==> flow/design.v <==
module mem(
  input         clock,
  input  [31:0] io_dataIn,
  output [31:0] io_dataOut,
  input  [4:0]  io_addr,
  input         csen_n,
  input         wren_n
);
 reg [31:0] mem [4:0];
 always @(posedge clock) begin
     if(wren_n && !csen_n)
         mem[io_addr] <= io_dataIn;
 end
 always @(posedge clock) begin
     if(!wren_n && !csen_n)
         io_dataOut <= mem[io_addr];
 end
endmodule
### Step by step through the tools: mem

The steps from the RTL of mem to its reports follow in flow order.
Lines are those of the file above, counted from 1.
Cell names lack the library's common part.
The mark -- stands for no value.

| inputs | value |
|---|---|
| top | mem |
| clock input | clock |
| standard-cell library | sky130hd |
| library corner | tt_025C_1v80 |

### Word-level counts

Source: Yosys, flattened and elaborated, memories not mapped. Widths are those after wreduce; folded enables and synchronous resets count as part of the registers. Registers that Yosys merges into a memory's read port (data or address) are not register bits. Print and check cells do not count. Equal cells are merged and count once.
Memory sizes are those after Yosys's memory passes, which may raise the word count (mostly to a power of two), join words into wider ones and drop unused or constant bits.

| cells by class | value |
|---|---|
| multiplexer cells | 3 |
| reduce/logical cells | 4 |

Operators with widths:

| kind | count |
|---|---|
| two-way mux 32 bit | 1 |
| two-way mux 3 bit | 1 |
| logical AND 1 bit | 2 |
| logical NOT 1 bit | 2 |
| two-way mux 1 bit | 1 |

| storage and ports | value |
|---|---|
| bits in registers | 0 |
| RAM bits | 160 |
| clocked read ports x word width | 32 |
| memories kept | 1 |
| output and inout bits | 32 |
| elaborated cells | 8 |

Memory list:

| name | depth | width | read ports | write ports | line | source |
|---|---|---|---|---|---|---|
| mem | 5 | 32 | 1 | 1 | 9 | `reg [31:0] mem [4:0];` |

### Logic depth

Depth = most cells in a row (Yosys ltp): at word level without a register or memory, in the mapped netlist without a sequential cell, where the memories' decode and read muxes count.

| depth | value |
|---|---|
| word-level depth | 3 |
| ABC_AREA | 1 |
| mapped depth | 8 |
| depth with buffers taken out | 6 |

### Mapped cells and area

Source: synth_stat.txt of the flow (Yosys; design flattened, memories mapped). It holds for the ABC_AREA given above (unset counts as 0); a run with the other value may have another netlist.

| mapped netlist | value |
|---|---|
| standard cells after synthesis | 671 |
| mapped area | 0.0077562 mm² |
| sequential area | 0.0057655 mm² |
| mapped flip-flops | 192 |

Cell types:

| type | count | total area (µm²) |
|---|---|---|
| edfxtp_1 | 192 | 5,765.53 |
| nand2_1 | 160 | 600.576 |
| inv_1 | 158 | 593.069 |
| nor2_1 | 91 | 341.578 |
| nand3_1 | 34 | 170.163 |
| buf_4 | 9 | 67.565 |
| buf_6 | 6 | 67.565 |
| nand4_1 | 6 | 37.536 |
| buf_2 | 6 | 30.029 |
| nor2_8 | 1 | 20.019 |
| nand3_4 | 1 | 17.517 |
| nand3_2 | 1 | 10.01 |
| nor3_1 | 2 | 10.01 |
| inv_6 | 1 | 8.758 |
| inv_4 | 1 | 6.256 |
| nor4_1 | 1 | 6.256 |
| inv_2 | 1 | 3.754 |

### Path before layout

Source: OpenSTA report_checks on the synthesized netlist (no wires, ideal clock, input and output delay 20% of the period each), path of least setup slack; recovery checks are left aside. Register names are those of the netlist, which keeps one name where synthesis merged equal registers.

| path post-synthesis | value |
|---|---|
| kind | input-to-reg |
| from | input io_addr[0] |
| to | memory mem[4][0] |
| clock period | 11.8 ns |
| setup time | 0.502 ns |
| arrival time | 5.834 ns |
| path slack | 5.464 ns |
| path delay | 3.976 ns |
| stages on the path | 3 |
| synthesis period reached | 6.336 ns |

"path delay" = arrival - input delay + setup time.
"stages on the path" counts driving pins, that of a launching flip-flop among them; a cell with two outputs on the path counts twice.
"synthesis period reached" = period - worst setup slack (recovery checks aside). The figure is calculated, with input and output delays left at 20% of the set period.
Between the ends stands the longest chain of elaborated cells between them, by number of cells; it is not shown to be the way that was timed. Of several equally long chains one is given.
A line is the first line of the expression or statement that the cell stems from. Yosys adds cells for indexed reads and writes and turns some case tables into memories.

| between the ends, post-synthesis | value |
|---|---|
| cell sequence | buf_4 buf_2 nor4_1 |
| cells in the longest elaborated chain | 1 |

RTL lines, path post-synthesis:

| element | line | source |
|---|---|---|
| start: declaration | 5 | `input  [4:0]  io_addr,` |
| two-way mux 3 bit | 11 | `if(wren_n && !csen_n)` |
| end: declaration | 9 | `reg [31:0] mem [4:0];` |

### Worst path after layout

From the final timing report of flow run 1: the path of least setup slack in the routed layout; clock arrival at registers is part of the times.

| path post-layout | value |
|---|---|
| kind | input-to-reg |
| from | input io_addr[1] |
| to | memory mem[1][17] |
| clock period | 7.13 ns |
| setup time | 0.34 ns |
| arrival time | 4.04 ns |
| path slack | 3.17 ns |
| stages on the path | 5 |

Between the ends stands the longest chain of elaborated cells between them, by number of cells; it is not shown to be the way that was timed. Of several equally long chains one is given.

| between the ends, post-layout | value |
|---|---|
| cell sequence | clkdlybuf4s50_1 nor2_8 inv_2 nor3_2 buf_4 |
| cells in the longest elaborated chain | 1 |

RTL lines, path post-layout:

| element | line | source |
|---|---|---|
| start: declaration | 5 | `input  [4:0]  io_addr,` |
| two-way mux 3 bit | 11 | `if(wren_n && !csen_n)` |
| end: declaration | 9 | `reg [31:0] mem [4:0];` |

Data sheet: physical implementation of mem

Measured data: module mem, platform sky130hd, 2 stored runs of the flow under differing settings, order arbitrary. Input and output delays are each 20% of the period that was set; the output load is 0.01 pF.
"clock period achieved" = clock period - worst setup slack. The figure is calculated, with input and output delays left at 20% of the set period.
"time used up by the worst setup path": the worst setup path's part of the clock period (all of it between registers, 20% less for each end at a port) less its slack. A launch clock that arrives late makes it longer, a capture clock that arrives late makes it shorter.
By "power" is meant OpenSTA's value without simulated activity: inputs other than the clock are taken to toggle once in ten clock periods, and the tool carries that through the logic.

#### Flow run 1

| setting | value |
|---|---|
| period_ns | `7.13` |
| CORE_UTILIZATION | `47` |
| SETUP_SLACK_MARGIN | `-0.69` |
| PLACE_DENSITY_LB_ADDON | `0.01` |
| HOLD_SLACK_MARGIN | `0.01` |
| CORE_MARGIN | `2` |
| CELL_PAD_IN_SITES_GLOBAL_PLACEMENT | `3` |
| ABC_AREA | `1` |
| GPL_TIMING_DRIVEN | `1` |
| GPL_ROUTABILITY_DRIVEN | `1` |
| CTS_CLUSTER_SIZE | `31` |
| CAP_MARGIN | `35` |
| SLEW_MARGIN | `20` |

| result | value |
|---|---|
| time used up by the worst setup path | 2.53 ns |
| kind of the worst setup path | input-to-reg |
| clock period achieved | 3.959 ns |
| worst setup slack after layout | 3.171 ns |
| power | 0.00248 W |
| setup TNS | 0.000 ns |
| worst hold slack after layout | 0.578 ns |
| cell area after synthesis | 0.0077562 mm² |
| utilization after layout | 58.6 % |
| standard-cell area of the final layout | 0.0093727 mm² |
| area inside the die boundary | 0.0175457 mm² |

#### Flow run 2

| setting | value |
|---|---|
| period_ns | `6.43` |
| CORE_UTILIZATION | `69` |
| PLACE_DENSITY_LB_ADDON | `0.25` |
| CORE_ASPECT_RATIO | `0.64` |
| CORE_MARGIN | `2` |
| CELL_PAD_IN_SITES_GLOBAL_PLACEMENT | `2` |
| GPL_TIMING_DRIVEN | `0` |
| CTS_CLUSTER_SIZE | `51` |
| MIN_ROUTING_LAYER | `met2` |
| MAX_ROUTING_LAYER | `met4` |
| CAP_MARGIN | `20` |
| SLEW_MARGIN | `20` |

Stopped before the end: placement reported FLW-0024.
