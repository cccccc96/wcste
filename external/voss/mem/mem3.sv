==> flow/design.v <==
module single_port_syn_ram#(
	parameter ADDR_WIDTH = 4,
	parameter DATA_WIDTH = 16,
	parameter DEPTH = 2**ADDR_WIDTH
	)(
	input  clock,
	input [ADDR_WIDTH - 1 : 0] addr,
	inout [DATA_WIDTH - 1 : 0] data,
	input cs,
	input wr,
	input oe
    );
    reg [DATA_WIDTH - 1 : 0] mem[0 : DEPTH - 1];
    reg [DATA_WIDTH - 1 : 0] mid_data;
	always@(posedge clock) begin
		if(cs&wr) begin
			mem[addr] <= data;
		end
	end
	always@(posedge clock) begin
		if(cs & !wr) begin
			mid_data <= mem[addr];
		end
	end
	assign data = (cs & oe & !wr)? mid_data: 'hz;
endmodule
* Reports on single_port_syn_ram
Tool output for the design above, in the order of the flow. Line numbers count from 1 in the design file above. Not given: n/a
Inputs: design top single_port_syn_ram, clock clock, standard-cell library sky130hd, corner tt_025C_1v80

* Elaborated design
Counts by Yosys on the flattened word-level netlist (proc, flatten, opt, wreduce; memories kept). Register bits leave out memories and registers merged into their read ports (data or address); mux counts leave out enables and synchronous resets folded into registers. Print and check cells are left out. Cells with the same type and inputs are merged into one. Yosys's memory passes give these memory sizes; they may raise the number of words (mostly to a power of two), join words into wider ones and drop unused or constant bits.
Operators by class: bitwise logic cells 4, muxes and demuxes 4, reductions and logical operators 1
Operators with widths (count):
- 16-bit 2-to-1 mux | 2
- 1-bit AND | 4
- 4-bit 2-to-1 mux | 1
- 1-bit logical NOT | 1
- 1-bit 2-to-1 mux | 1
Word-level totals: output and inout port bits 16, memories kept 1, bits of input ports 8, bits in registers 0, elaborated cells 10, clocked read ports x word width 16, memory bits (writable) 256
Memory list:
- mem | words 16, width 16, read ports 1, write ports 1, RTL line 13 | reg [DATA_WIDTH - 1 : 0] mem[0 : DEPTH - 1];

* Depth
Longest topological path by Yosys (ltp), each cell counted once; first at word level (registers and memories cut), then after technology mapping (sequential cells cut; the memories' decode and read muxes count).
Depth: word-level depth 4, ABC_AREA 0, mapped depth 6, mapped depth without buffers 3

* After synthesis
Yosys stat after the flow's synthesis: flattened, memories mapped to cells. It holds for the ABC_AREA given above (unset counts as 0); a run with the other value may have another netlist. Totals and module areas in this step are rounded.
Cell types (count):
- sky130_fd_sc_hd__edfxtp_1 | 272
- sky130_fd_sc_hd__mux4_2 | 64
- sky130_fd_sc_hd__a22oi_1 | 26
- sky130_fd_sc_hd__a22oi_2 | 6
- sky130_fd_sc_hd__nand2_1 | 18
- sky130_fd_sc_hd__buf_12 | 3
- sky130_fd_sc_hd__buf_2 | 10
- sky130_fd_sc_hd__nor2_1 | 13
- sky130_fd_sc_hd__clkbuf_1 | 8
- sky130_fd_sc_hd__nor3_1 | 4
- sky130_fd_sc_hd__nor2b_1 | 3
- sky130_fd_sc_hd__nand4b_1 | 2
- sky130_fd_sc_hd__buf_4 | 2
- sky130_fd_sc_hd__nand2b_1 | 2
- sky130_fd_sc_hd__buf_6 | 1
- sky130_fd_sc_hd__and2_1 | 1
- sky130_fd_sc_hd__nand4_1 | 1
- sky130_fd_sc_hd__or3_1 | 1
- sky130_fd_sc_hd__buf_1 | 1
Synthesis totals: standard cells after synthesis 438, area of sequential cells 0.008168 mm^2, buffer cells 25, chip area (Yosys) 0.01025 mm^2, flip-flops 272

* Worst setup path after synthesis
Path of least setup slack by OpenSTA after synthesis, without wires, with an ideal clock, recovery checks aside; 20% of the period is set as input and as output delay. Where synthesis merged equal registers, the netlist keeps one of their names.
Path post-synthesis: kind input-to-reg, start point input addr[1], end point memory mem[2][0], data required time 3.831 ns, delay of the path 2.308 ns, path slack 1.083 ns, clock period 4.24 ns, path buffers 3, library setup time 0.409 ns, arrival time 2.747 ns, stages 5, synthesis period reached 3.157 ns
"delay of the path" = arrival - input delay + setup time. "stages": output pins that drive a net of the path, with the launching flip-flop's if there is one; two outputs of one cell count as two. "synthesis period reached" = period - worst setup slack (recovery checks aside). The figure is calculated, with input and output delays left at 20% of the set period. Between the ends stands the longest chain of elaborated cells between them, by number of cells; it is not shown to be the way that was timed. Of several equally long chains one is given. A line is the first line of the expression or statement that the cell stems from. Yosys adds cells for indexed reads and writes and turns some case tables into memories.
On the way, post-synthesis: path through sky130_fd_sc_hd__clkbuf_1 -> sky130_fd_sc_hd__buf_2 -> sky130_fd_sc_hd__buf_2 -> sky130_fd_sc_hd__nand4b_1 -> sky130_fd_sc_hd__nor3_1, length of the longest elaborated chain 1, elaborated cells on any way between the ends 1, classes of those cells 1 x mux
RTL lines, path post-synthesis:
- start, declared | RTL line 7 | input [ADDR_WIDTH - 1 : 0] addr,
- 4-bit 2-to-1 mux | RTL line 16 | if(cs&wr) begin
- end, declared | RTL line 13 | reg [DATA_WIDTH - 1 : 0] mem[0 : DEPTH - 1];

* Timing after layout
From the final timing report of record 1: the path of least setup slack in the routed layout; clock arrival at registers is part of the times.
Path post-layout: kind input-to-reg, start point input wr, end point memory mem[0][14], path slack 2.92 ns, path buffers 2, library setup time 0.29 ns, stages 5, arrival time 3.52 ns, data required time 6.44 ns, clock period 6.22 ns
Between the ends stands the longest chain of elaborated cells between them, by number of cells; it is not shown to be the way that was timed. Of several equally long chains one is given. The path ends at the enable pin of a flip-flop; only ways to that pin are counted.
On the way, post-layout: path through sky130_fd_sc_hd__clkdlybuf4s50_1 -> sky130_fd_sc_hd__nand2_1 -> sky130_fd_sc_hd__or3_1 -> sky130_fd_sc_hd__nor3_2 -> sky130_fd_sc_hd__buf_4, length of the longest elaborated chain 2, elaborated cells on any way between the ends 3, classes of those cells 2 x mux; 1 x logic
RTL lines, path post-layout:
- start, declared | RTL line 10 | input wr,
- 1-bit AND | RTL line 16 | if(cs&wr) begin
- 4-bit 2-to-1 mux | RTL line 16
- end, declared | RTL line 13 | reg [DATA_WIDTH - 1 : 0] mem[0 : DEPTH - 1];

Add stored flow runs of single_port_syn_ram

Below are 2 stored runs of the flow (Yosys, OpenROAD; platform sky130hd) on single_port_syn_ram, each with its settings and what was measured, unordered. Constraints: input delay and output delay 20% of the set period each, output load 0.01 pF.
"worst setup path time": the worst setup path's part of the clock period (all of it between registers, 20% less for each end at a port) less its slack. A launch clock that arrives late makes it longer, a capture clock that arrives late makes it shorter.
By "total design power" is meant OpenSTA's value without simulated activity: inputs other than the clock are taken to toggle once in ten clock periods, and the tool carries that through the logic.
The results are shown rounded.

* Record 1 | settings: period_ns 6.22; CORE_UTILIZATION 39; PLACE_DENSITY 0.76; CORE_MARGIN 4; CTS_CLUSTER_SIZE 60; MIN_ROUTING_LAYER met2; CAP_MARGIN 20; SLEW_MARGIN 20 | results: total design power 3854 uW; standard-cell area of the final layout 0.01164 mm^2; setup slack of the critical path 2.922 ns; summed negative setup slack 0.000 ns; chip area after synthesis (Yosys) 0.01025 mm^2; utilization after layout 44.8%; worst hold slack after layout 0.749 ns; total die area 0.02895 mm^2; worst setup path time 2.05 ns; critical path type input-to-reg
* Record 2 | settings: period_ns 4.24; CORE_UTILIZATION 23; SETUP_SLACK_MARGIN 0.86; PLACE_DENSITY_LB_ADDON 0.16; CORE_ASPECT_RATIO 0.53; ABC_AREA 1; GPL_ROUTABILITY_DRIVEN 0; CTS_CLUSTER_SIZE 44; CTS_CLUSTER_DIAMETER 80; MIN_ROUTING_LAYER met1; MAX_ROUTING_LAYER met4; CAP_MARGIN 20; CORE_MARGIN 2; SLEW_MARGIN 20 | results: chip area after synthesis (Yosys) 0.01133 mm^2; total die area 0.05113 mm^2; setup slack of the critical path 1.653 ns; standard-cell area of the final layout 0.01253 mm^2; total design power 4727 uW; summed negative setup slack 0.000 ns; utilization after layout 25.6%; worst hold slack after layout 0.400 ns; worst setup path time 1.74 ns; critical path type input-to-reg
