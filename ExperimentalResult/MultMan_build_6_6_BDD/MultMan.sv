==> flow/design.v <==
module MultCell(
  input         clock,
  input         reset,
  input         io_rstn,
  input         io_en,
  input  [11:0] io_mult1,
  input  [5:0]  io_mult2,
  input  [11:0] io_mult1_acci,
  output [11:0] io_mult1_o,
  output [5:0]  io_mult2_shift,
  output [11:0] io_mult1_acco,
  output        io_rdy
);
  reg [5:0] mult2_shift_reg;  
  reg [11:0] mult1_o_reg;  
  reg [11:0] mult1_acc_reg;  
  reg  rdy_reg;  
  wire [5:0] _mult2_shift_reg_T = {{1'd0}, io_mult2[5:1]};  
  wire [12:0] _mult1_o_reg_T = {io_mult1, 1'h0};  
  wire [11:0] _mult1_acc_reg_T_1 = io_mult1_acci + io_mult1;  
  wire [12:0] _GEN_3 = io_en ? _mult1_o_reg_T : 13'h0;  
  wire [12:0] _GEN_6 = ~io_rstn ? 13'h0 : _GEN_3;  
  wire [12:0] _GEN_10 = reset ? 13'h0 : _GEN_6;  
  assign io_mult1_o = mult1_o_reg;  
  assign io_mult2_shift = mult2_shift_reg;  
  assign io_mult1_acco = mult1_acc_reg;  
  assign io_rdy = rdy_reg;  
  always @(posedge clock) begin
    if (reset) begin  
      mult2_shift_reg <= 6'h0;  
    end else if (~io_rstn) begin  
      mult2_shift_reg <= 6'h0;  
    end else if (io_en) begin  
      mult2_shift_reg <= _mult2_shift_reg_T;  
    end else begin
      mult2_shift_reg <= 6'h0;  
    end
    mult1_o_reg <= _GEN_10[11:0];  
    if (reset) begin  
      mult1_acc_reg <= 12'h0;  
    end else if (~io_rstn) begin  
      mult1_acc_reg <= 12'h0;  
    end else if (io_en) begin  
      if (io_mult2[0]) begin  
        mult1_acc_reg <= _mult1_acc_reg_T_1;  
      end else begin
        mult1_acc_reg <= io_mult1_acci;  
      end
    end else begin
      mult1_acc_reg <= 12'h0;  
    end
    if (reset) begin  
      rdy_reg <= 1'h0;  
    end else if (~io_rstn) begin  
      rdy_reg <= 1'h0;  
    end else begin
      rdy_reg <= io_en;
    end
  end
endmodule
module MultMan(
  input         clock,
  input         reset,
  input         io_rstn,
  input         io_data_rdy,
  input  [5:0]  io_mult1,
  input  [5:0]  io_mult2,
  output        io_res_rdy,
  output [11:0] io_res
);
  wire  u_mult_step0_clock;  
  wire  u_mult_step0_reset;  
  wire  u_mult_step0_io_rstn;  
  wire  u_mult_step0_io_en;  
  wire [11:0] u_mult_step0_io_mult1;  
  wire [5:0] u_mult_step0_io_mult2;  
  wire [11:0] u_mult_step0_io_mult1_acci;  
  wire [11:0] u_mult_step0_io_mult1_o;  
  wire [5:0] u_mult_step0_io_mult2_shift;  
  wire [11:0] u_mult_step0_io_mult1_acco;  
  wire  u_mult_step0_io_rdy;  
  wire  u_mult_step_clock;  
  wire  u_mult_step_reset;  
  wire  u_mult_step_io_rstn;  
  wire  u_mult_step_io_en;  
  wire [11:0] u_mult_step_io_mult1;  
  wire [5:0] u_mult_step_io_mult2;  
  wire [11:0] u_mult_step_io_mult1_acci;  
  wire [11:0] u_mult_step_io_mult1_o;  
  wire [5:0] u_mult_step_io_mult2_shift;  
  wire [11:0] u_mult_step_io_mult1_acco;  
  wire  u_mult_step_io_rdy;  
  wire  u_mult_step_1_clock;  
  wire  u_mult_step_1_reset;  
  wire  u_mult_step_1_io_rstn;  
  wire  u_mult_step_1_io_en;  
  wire [11:0] u_mult_step_1_io_mult1;  
  wire [5:0] u_mult_step_1_io_mult2;  
  wire [11:0] u_mult_step_1_io_mult1_acci;  
  wire [11:0] u_mult_step_1_io_mult1_o;  
  wire [5:0] u_mult_step_1_io_mult2_shift;  
  wire [11:0] u_mult_step_1_io_mult1_acco;  
  wire  u_mult_step_1_io_rdy;  
  wire  u_mult_step_2_clock;  
  wire  u_mult_step_2_reset;  
  wire  u_mult_step_2_io_rstn;  
  wire  u_mult_step_2_io_en;  
  wire [11:0] u_mult_step_2_io_mult1;  
  wire [5:0] u_mult_step_2_io_mult2;  
  wire [11:0] u_mult_step_2_io_mult1_acci;  
  wire [11:0] u_mult_step_2_io_mult1_o;  
  wire [5:0] u_mult_step_2_io_mult2_shift;  
  wire [11:0] u_mult_step_2_io_mult1_acco;  
  wire  u_mult_step_2_io_rdy;  
  wire  u_mult_step_3_clock;  
  wire  u_mult_step_3_reset;  
  wire  u_mult_step_3_io_rstn;  
  wire  u_mult_step_3_io_en;  
  wire [11:0] u_mult_step_3_io_mult1;  
  wire [5:0] u_mult_step_3_io_mult2;  
  wire [11:0] u_mult_step_3_io_mult1_acci;  
  wire [11:0] u_mult_step_3_io_mult1_o;  
  wire [5:0] u_mult_step_3_io_mult2_shift;  
  wire [11:0] u_mult_step_3_io_mult1_acco;  
  wire  u_mult_step_3_io_rdy;  
  wire  u_mult_step_4_clock;  
  wire  u_mult_step_4_reset;  
  wire  u_mult_step_4_io_rstn;  
  wire  u_mult_step_4_io_en;  
  wire [11:0] u_mult_step_4_io_mult1;  
  wire [5:0] u_mult_step_4_io_mult2;  
  wire [11:0] u_mult_step_4_io_mult1_acci;  
  wire [11:0] u_mult_step_4_io_mult1_o;  
  wire [5:0] u_mult_step_4_io_mult2_shift;  
  wire [11:0] u_mult_step_4_io_mult1_acco;  
  wire  u_mult_step_4_io_rdy;  
  MultCell u_mult_step0 (  
    .clock(u_mult_step0_clock),
    .reset(u_mult_step0_reset),
    .io_rstn(u_mult_step0_io_rstn),
    .io_en(u_mult_step0_io_en),
    .io_mult1(u_mult_step0_io_mult1),
    .io_mult2(u_mult_step0_io_mult2),
    .io_mult1_acci(u_mult_step0_io_mult1_acci),
    .io_mult1_o(u_mult_step0_io_mult1_o),
    .io_mult2_shift(u_mult_step0_io_mult2_shift),
    .io_mult1_acco(u_mult_step0_io_mult1_acco),
    .io_rdy(u_mult_step0_io_rdy)
  );
  MultCell u_mult_step (  
    .clock(u_mult_step_clock),
    .reset(u_mult_step_reset),
    .io_rstn(u_mult_step_io_rstn),
    .io_en(u_mult_step_io_en),
    .io_mult1(u_mult_step_io_mult1),
    .io_mult2(u_mult_step_io_mult2),
    .io_mult1_acci(u_mult_step_io_mult1_acci),
    .io_mult1_o(u_mult_step_io_mult1_o),
    .io_mult2_shift(u_mult_step_io_mult2_shift),
    .io_mult1_acco(u_mult_step_io_mult1_acco),
    .io_rdy(u_mult_step_io_rdy)
  );
  MultCell u_mult_step_1 (  
    .clock(u_mult_step_1_clock),
    .reset(u_mult_step_1_reset),
    .io_rstn(u_mult_step_1_io_rstn),
    .io_en(u_mult_step_1_io_en),
    .io_mult1(u_mult_step_1_io_mult1),
    .io_mult2(u_mult_step_1_io_mult2),
    .io_mult1_acci(u_mult_step_1_io_mult1_acci),
    .io_mult1_o(u_mult_step_1_io_mult1_o),
    .io_mult2_shift(u_mult_step_1_io_mult2_shift),
    .io_mult1_acco(u_mult_step_1_io_mult1_acco),
    .io_rdy(u_mult_step_1_io_rdy)
  );
  MultCell u_mult_step_2 (  
    .clock(u_mult_step_2_clock),
    .reset(u_mult_step_2_reset),
    .io_rstn(u_mult_step_2_io_rstn),
    .io_en(u_mult_step_2_io_en),
    .io_mult1(u_mult_step_2_io_mult1),
    .io_mult2(u_mult_step_2_io_mult2),
    .io_mult1_acci(u_mult_step_2_io_mult1_acci),
    .io_mult1_o(u_mult_step_2_io_mult1_o),
    .io_mult2_shift(u_mult_step_2_io_mult2_shift),
    .io_mult1_acco(u_mult_step_2_io_mult1_acco),
    .io_rdy(u_mult_step_2_io_rdy)
  );
  MultCell u_mult_step_3 (  
    .clock(u_mult_step_3_clock),
    .reset(u_mult_step_3_reset),
    .io_rstn(u_mult_step_3_io_rstn),
    .io_en(u_mult_step_3_io_en),
    .io_mult1(u_mult_step_3_io_mult1),
    .io_mult2(u_mult_step_3_io_mult2),
    .io_mult1_acci(u_mult_step_3_io_mult1_acci),
    .io_mult1_o(u_mult_step_3_io_mult1_o),
    .io_mult2_shift(u_mult_step_3_io_mult2_shift),
    .io_mult1_acco(u_mult_step_3_io_mult1_acco),
    .io_rdy(u_mult_step_3_io_rdy)
  );
  MultCell u_mult_step_4 (  
    .clock(u_mult_step_4_clock),
    .reset(u_mult_step_4_reset),
    .io_rstn(u_mult_step_4_io_rstn),
    .io_en(u_mult_step_4_io_en),
    .io_mult1(u_mult_step_4_io_mult1),
    .io_mult2(u_mult_step_4_io_mult2),
    .io_mult1_acci(u_mult_step_4_io_mult1_acci),
    .io_mult1_o(u_mult_step_4_io_mult1_o),
    .io_mult2_shift(u_mult_step_4_io_mult2_shift),
    .io_mult1_acco(u_mult_step_4_io_mult1_acco),
    .io_rdy(u_mult_step_4_io_rdy)
  );
  assign io_res_rdy = u_mult_step_4_io_rdy;  
  assign io_res = u_mult_step_4_io_mult1_acco;  
  assign u_mult_step0_clock = clock;
  assign u_mult_step0_reset = reset;
  assign u_mult_step0_io_rstn = io_rstn;  
  assign u_mult_step0_io_en = io_data_rdy;  
  assign u_mult_step0_io_mult1 = {6'h0,io_mult1};  
  assign u_mult_step0_io_mult2 = io_mult2;  
  assign u_mult_step0_io_mult1_acci = 12'h0;  
  assign u_mult_step_clock = clock;
  assign u_mult_step_reset = reset;
  assign u_mult_step_io_rstn = io_rstn;  
  assign u_mult_step_io_en = u_mult_step0_io_rdy;  
  assign u_mult_step_io_mult1 = u_mult_step0_io_mult1_o;  
  assign u_mult_step_io_mult2 = u_mult_step0_io_mult2_shift;  
  assign u_mult_step_io_mult1_acci = u_mult_step0_io_mult1_acco;  
  assign u_mult_step_1_clock = clock;
  assign u_mult_step_1_reset = reset;
  assign u_mult_step_1_io_rstn = io_rstn;  
  assign u_mult_step_1_io_en = u_mult_step_io_rdy;  
  assign u_mult_step_1_io_mult1 = u_mult_step_io_mult1_o;  
  assign u_mult_step_1_io_mult2 = u_mult_step_io_mult2_shift;  
  assign u_mult_step_1_io_mult1_acci = u_mult_step_io_mult1_acco;  
  assign u_mult_step_2_clock = clock;
  assign u_mult_step_2_reset = reset;
  assign u_mult_step_2_io_rstn = io_rstn;  
  assign u_mult_step_2_io_en = u_mult_step_1_io_rdy;  
  assign u_mult_step_2_io_mult1 = u_mult_step_1_io_mult1_o;  
  assign u_mult_step_2_io_mult2 = u_mult_step_1_io_mult2_shift;  
  assign u_mult_step_2_io_mult1_acci = u_mult_step_1_io_mult1_acco;  
  assign u_mult_step_3_clock = clock;
  assign u_mult_step_3_reset = reset;
  assign u_mult_step_3_io_rstn = io_rstn;  
  assign u_mult_step_3_io_en = u_mult_step_2_io_rdy;  
  assign u_mult_step_3_io_mult1 = u_mult_step_2_io_mult1_o;  
  assign u_mult_step_3_io_mult2 = u_mult_step_2_io_mult2_shift;  
  assign u_mult_step_3_io_mult1_acci = u_mult_step_2_io_mult1_acco;  
  assign u_mult_step_4_clock = clock;
  assign u_mult_step_4_reset = reset;
  assign u_mult_step_4_io_rstn = io_rstn;  
  assign u_mult_step_4_io_en = u_mult_step_3_io_rdy;  
  assign u_mult_step_4_io_mult1 = u_mult_step_3_io_mult1_o;  
  assign u_mult_step_4_io_mult2 = u_mult_step_3_io_mult2_shift;  
  assign u_mult_step_4_io_mult1_acci = u_mult_step_3_io_mult1_acco;  
endmodule
---- Tool chain data of MultMan ----
Tool output for the design above, in the order of the flow.
Lines are those of the file above, counted from 1.
Not given: --
set-up
  design top .............................. MultMan
  clock port .............................. clock
  standard-cell library ................... sky130hd
  library corner .......................... tt_025C_1v80

---- After elaboration ----
Source: Yosys, flattened and elaborated, memories not mapped. Widths are those after wreduce. Registers that Yosys merges into a memory's read port (data or address) are not register bits. Print and check cells do not count.
operators by class
  $add $sub $neg .......................... 5
  bitwise operators ....................... 9
  muxes and demuxes ....................... 5
  reductions and logical operators ........ 9
operators by type and width
  cell                                      number
  12-bit adder                              4
  12-bit 2-to-1 mux                         4
  3-bit OR reduction                        6
  6-bit by 12-bit adder with 12-bit output  1
  1-bit NOT                                 9
  4-bit OR reduction                        2
  6-bit 2-to-1 mux                          1
  2-bit OR reduction                        1
bit counts
  word-level cells ........................ 56
  output and inout bits ................... 13
  flip-flop bits (word level) ............. 147
  input bits .............................. 16

---- Logic depth ----
Longest topological path by Yosys (ltp), each cell counted once; first at word level (registers and memories cut), then after technology mapping (sequential cells cut; the memories' decode and read muxes count).
logic depth
  depth in word-level cells ............... 2
  ABC_AREA ................................ 0
  gate-level depth with buffers ........... 7
  mapped depth without buffers ............ 7

---- Netlist ----
Yosys stat after the flow's synthesis: flattened, memories mapped to cells. It holds for the ABC_AREA given above (unset counts as 0); a run with the other value may have another netlist.
The area totals of this step are shown rounded.
mapped netlist
  cells in the netlist .................... 407
  sequential area ......................... 2142 sq um
  buffer cells ............................ 10
  flip-flop cells ......................... 107
  mapped area ............................. 4315 sq um
cell types
  type                       number  area in all (sq um)
  sky130_fd_sc_hd__dfxtp_1   107     2.14E+03
  sky130_fd_sc_hd__ha_1      29      362.848
  sky130_fd_sc_hd__and2_1    57      356.592
  sky130_fd_sc_hd__mux2i_1   11      110.106
  sky130_fd_sc_hd__fa_1      5       100.096
  sky130_fd_sc_hd__nand3_1   20      100.096
  sky130_fd_sc_hd__nand3b_4  5       100.096
  sky130_fd_sc_hd__a211oi_1  12      90.086
  sky130_fd_sc_hd__nor2_1    23      86.333
  sky130_fd_sc_hd__inv_1     20      75.072
  sky130_fd_sc_hd__nand4_1   12      75.072
  sky130_fd_sc_hd__and3_1    11      68.816
  sky130_fd_sc_hd__o21a_1    8       60.058
  sky130_fd_sc_hd__a21o_1    7       52.55
  sky130_fd_sc_hd__nor2b_1   8       50.048
  sky130_fd_sc_hd__o21ai_0   9       45.043
  sky130_fd_sc_hd__xnor2_1   5       43.792
  sky130_fd_sc_hd__a21oi_1   8       40.038
Other cell types: 21; their cells: 50.
By module: a second synthesis without flattening, with its own total; a netlist apart from the flattened one above.
second synthesis, totals
  cells (unflattened synthesis) ........... 853
  area total of the unflattened synthesis .. 8314 sq um
Rows give one instance, submodules left out.
modules
  module    times used  cells  sequential area (sq um)  area (sq um)
  MultCell  6           142    580.6                    1385
  MultMan   1           1      0.0                      3.8

---- Worst setup path after synthesis ----
Source: OpenSTA report_checks on the synthesized netlist (no wires, ideal clock, input and output delay 20% of the period each), path of least setup slack; recovery checks are left aside. Register names are those of the netlist, which keeps one name where synthesis merged equal registers.
timing path after synthesis
  path type ............................... register to register
  start ................................... register u_mult_step0.mult1_o_reg[1]
  end ..................................... register u_mult_step.mult1_acc_reg[7]
  slack ................................... 1.058 ns
  clock period ............................ 2.62 ns
  driving pins on the path ................ 7
  library setup time ...................... 0.116 ns
  arrival ................................. 1.447 ns
  time at the first pin ................... 0.000 ns
  data required time ...................... 2.504 ns
  buffers on the path ..................... 0
  delay of the path ....................... 1.563 ns
  synthesis period reached ................ 1.562 ns
"delay of the path" = arrival - input delay + setup time.
"driving pins on the path": output pins that drive a net of the path, with the launching flip-flop's if there is one; two outputs of one cell count as two.
"synthesis period reached" = period - worst setup slack (recovery checks aside). The figure is calculated, with input and output delays left at 20% of the set period.
The rows between start and end are the longest chain of elaborated cells between them; the timing report does not say that the signal goes this way. Where chains are equally long, one stands for them.
A line is the first line of the expression or statement that the cell stems from. Yosys adds cells for indexed reads and writes and turns some case tables into memories.
A register here has more assigning lines than the two given.
on the way, after synthesis
  path through ............................ sky130_fd_sc_hd__dfxtp_1 sky130_fd_sc_hd__ha_1 sky130_fd_sc_hd__fa_1 sky130_fd_sc_hd__a21o_1 sky130_fd_sc_hd__a21oi_2 sky130_fd_sc_hd__o21ai_0 sky130_fd_sc_hd__and3_1
  length of the longest elaborated chain .. 1
  elaborated cells on any way between the ends .. 1
  source lines of those cells ............. 1
  those cells by class .................... 1 x add/sub
RTL lines, path after synthesis
  element                                   RTL line  text
  start: declaration                        15        reg [11:0] mult1_o_reg;
  start: assignment                         38        mult1_o_reg <= _GEN_10[11:0];
  6-bit by 12-bit adder with 12-bit output  20        wire [11:0] _mult1_acc_reg_T_1 = io_mult1_acci + io_mult1;
  end: assignment                           45        mult1_acc_reg <= _mult1_acc_reg_T_1;
  end: assignment                           47        mult1_acc_reg <= io_mult1_acci;
  end: declaration                          16        reg [11:0] mult1_acc_reg;

---- Timing after layout ----
Path of least setup slack in the final report of job 1 (OpenROAD, finished layout, wires in). Where an end is a register, its clock arrival counts in the times.
timing path after layout
  path type ............................... register to register
  start ................................... register u_mult_step_2.mult1_o_reg[4]
  end ..................................... register u_mult_step_3.mult1_acc_reg[8]
  slack ................................... -0.50 ns
  driving pins on the path ................ 8
  time at the first pin ................... 0.35 ns
  library setup time ...................... 0.12 ns
  clock period ............................ 1.22 ns
  buffers on the path ..................... 0
  arrival ................................. 1.95 ns
  data required time ...................... 1.45 ns
The rows between start and end are the longest chain of elaborated cells between them; the timing report does not say that the signal goes this way. Where chains are equally long, one stands for them.
A register here has more assigning lines than the two given.
on the way, after layout
  path through ............................ sky130_fd_sc_hd__dfxtp_4 sky130_fd_sc_hd__ha_4 sky130_fd_sc_hd__inv_2 sky130_fd_sc_hd__fa_2 sky130_fd_sc_hd__nor2b_4 sky130_fd_sc_hd__o31a_1 sky130_fd_sc_hd__a211oi_1 sky130_fd_sc_hd__o21a_1
  length of the longest elaborated chain .. 2
  elaborated cells on any way between the ends .. 2
  source lines of those cells ............. 2
  those cells by class .................... 1 x add/sub; 1 x mux
RTL lines, path after layout
  element             RTL line  text
  start: declaration  15        reg [11:0] mult1_o_reg;
  start: assignment   38        mult1_o_reg <= _GEN_10[11:0];
  12-bit adder        20        wire [11:0] _mult1_acc_reg_T_1 = io_mult1_acci + io_mult1;
  12-bit 2-to-1 mux   44        if (io_mult2[0]) begin
  end: assignment     45        mult1_acc_reg <= _mult1_acc_reg_T_1;
  end: assignment     47        mult1_acc_reg <= io_mult1_acci;
  end: declaration    16        reg [11:0] mult1_acc_reg;

Lab notebook: MultMan

Record of 2 stored runs of the RTL-to-layout flow on MultMan, platform sky130hd. The runs are unordered. Constraints: input delay and output delay 20% of the set period each, output load 0.01 pF.
"achieved period" is the run's clock period less its worst setup slack. It is reckoned from that one timing run; input and output delays stay at 20% of the period that was set.
"allowed time less slack (worst setup path)": the worst setup path's part of the clock period (all of it between registers, 20% less for each end at a port) less its slack. A launch clock that arrives late makes it longer, a capture clock that arrives late makes it shorter.
"total power after layout": no workload was simulated; the value follows from the tool's default switching activity.
The measured numbers are rounded.

======== job 1 ========
==> flow/run.sh <==
#!/bin/bash
# the make line also repeats the synthesis and layout settings of config.mk as NAME=value (left out here)
make -C /OpenROAD-flow-scripts/flow DESIGN_CONFIG=/design/flow/config.mk WORK_HOME=/design/flow/orfs CLKGATE_MAP_FILE= finish
==> flow/config.mk <==
export PLATFORM = sky130hd
export DESIGN_NAME = MultMan
export DESIGN_NICKNAME = MultMan
export VERILOG_FILES = /design/flow/design.v
export SDC_FILE = /design/flow/constraint.sdc
export NUM_CORES = 4
export LEC_CHECK = 0
export CAP_MARGIN = 20
export CELL_PAD_IN_SITES_GLOBAL_PLACEMENT = 0
export CORE_ASPECT_RATIO = 1.85
export CORE_MARGIN = 10
export CORE_UTILIZATION = 26
export MIN_ROUTING_LAYER = met2
export PLACE_DENSITY_LB_ADDON = 0.05
export SLEW_MARGIN = 20
==> flow/constraint.sdc <==
create_clock -name core_clock -period 1.22 [get_ports {clock}]
set_input_delay 0.2440 -clock core_clock [delete_from_list [all_inputs] [get_ports {clock}]]
set_output_delay 0.2440 -clock core_clock [all_outputs]
set_load 0.01 [all_outputs]

-------- measured, job 1 --------
  worst setup slack after layout .......... -0.502 ns
  total power after layout ................ 0.006793 W
  post-route utilization .................. 0.381
  die footprint ........................... 22400 sq um
  synthesis area .......................... 4315 sq um
  achieved period ......................... 1.722 ns
  allowed time less slack (worst setup path) .. 1.72 ns
  critical path type ...................... register to register
  standard-cell area after routing ........ 6261 sq um
  post-route worst hold slack ............. 0.427 ns
  total negative slack on setup checks .... -7.411 ns

======== job 2 ========
==> flow/run.sh <==
#!/bin/bash
# the make line also repeats the synthesis and layout settings of config.mk as NAME=value (left out here)
make -C /OpenROAD-flow-scripts/flow DESIGN_CONFIG=/design/flow/config.mk WORK_HOME=/design/flow/orfs CLKGATE_MAP_FILE= finish
==> flow/config.mk <==
export PLATFORM = sky130hd
export DESIGN_NAME = MultMan
export DESIGN_NICKNAME = MultMan
export VERILOG_FILES = /design/flow/design.v
export SDC_FILE = /design/flow/constraint.sdc
export NUM_CORES = 4
export LEC_CHECK = 0
export CAP_MARGIN = 20
export CORE_MARGIN = 2
export CORE_UTILIZATION = 40
export SLEW_MARGIN = 20
==> flow/constraint.sdc <==
create_clock -name core_clock -period 2.81 [get_ports {clock}]
set_input_delay 0.5620 -clock core_clock [delete_from_list [all_inputs] [get_ports {clock}]]
set_output_delay 0.5620 -clock core_clock [all_outputs]
set_load 0.01 [all_outputs]

-------- measured, job 2 --------
  worst setup slack after layout .......... 1.036 ns
  total power after layout ................ 0.002428 W
  post-route utilization .................. 0.47
  die footprint ........................... 11630 sq um
  synthesis area .......................... 4315 sq um
  achieved period ......................... 1.774 ns
  allowed time less slack (worst setup path) .. 1.77 ns
  critical path type ...................... register to register
  standard-cell area after routing ........ 4900 sq um
  post-route worst hold slack ............. 0.421 ns
  total negative slack on setup checks .... 0.000 ns
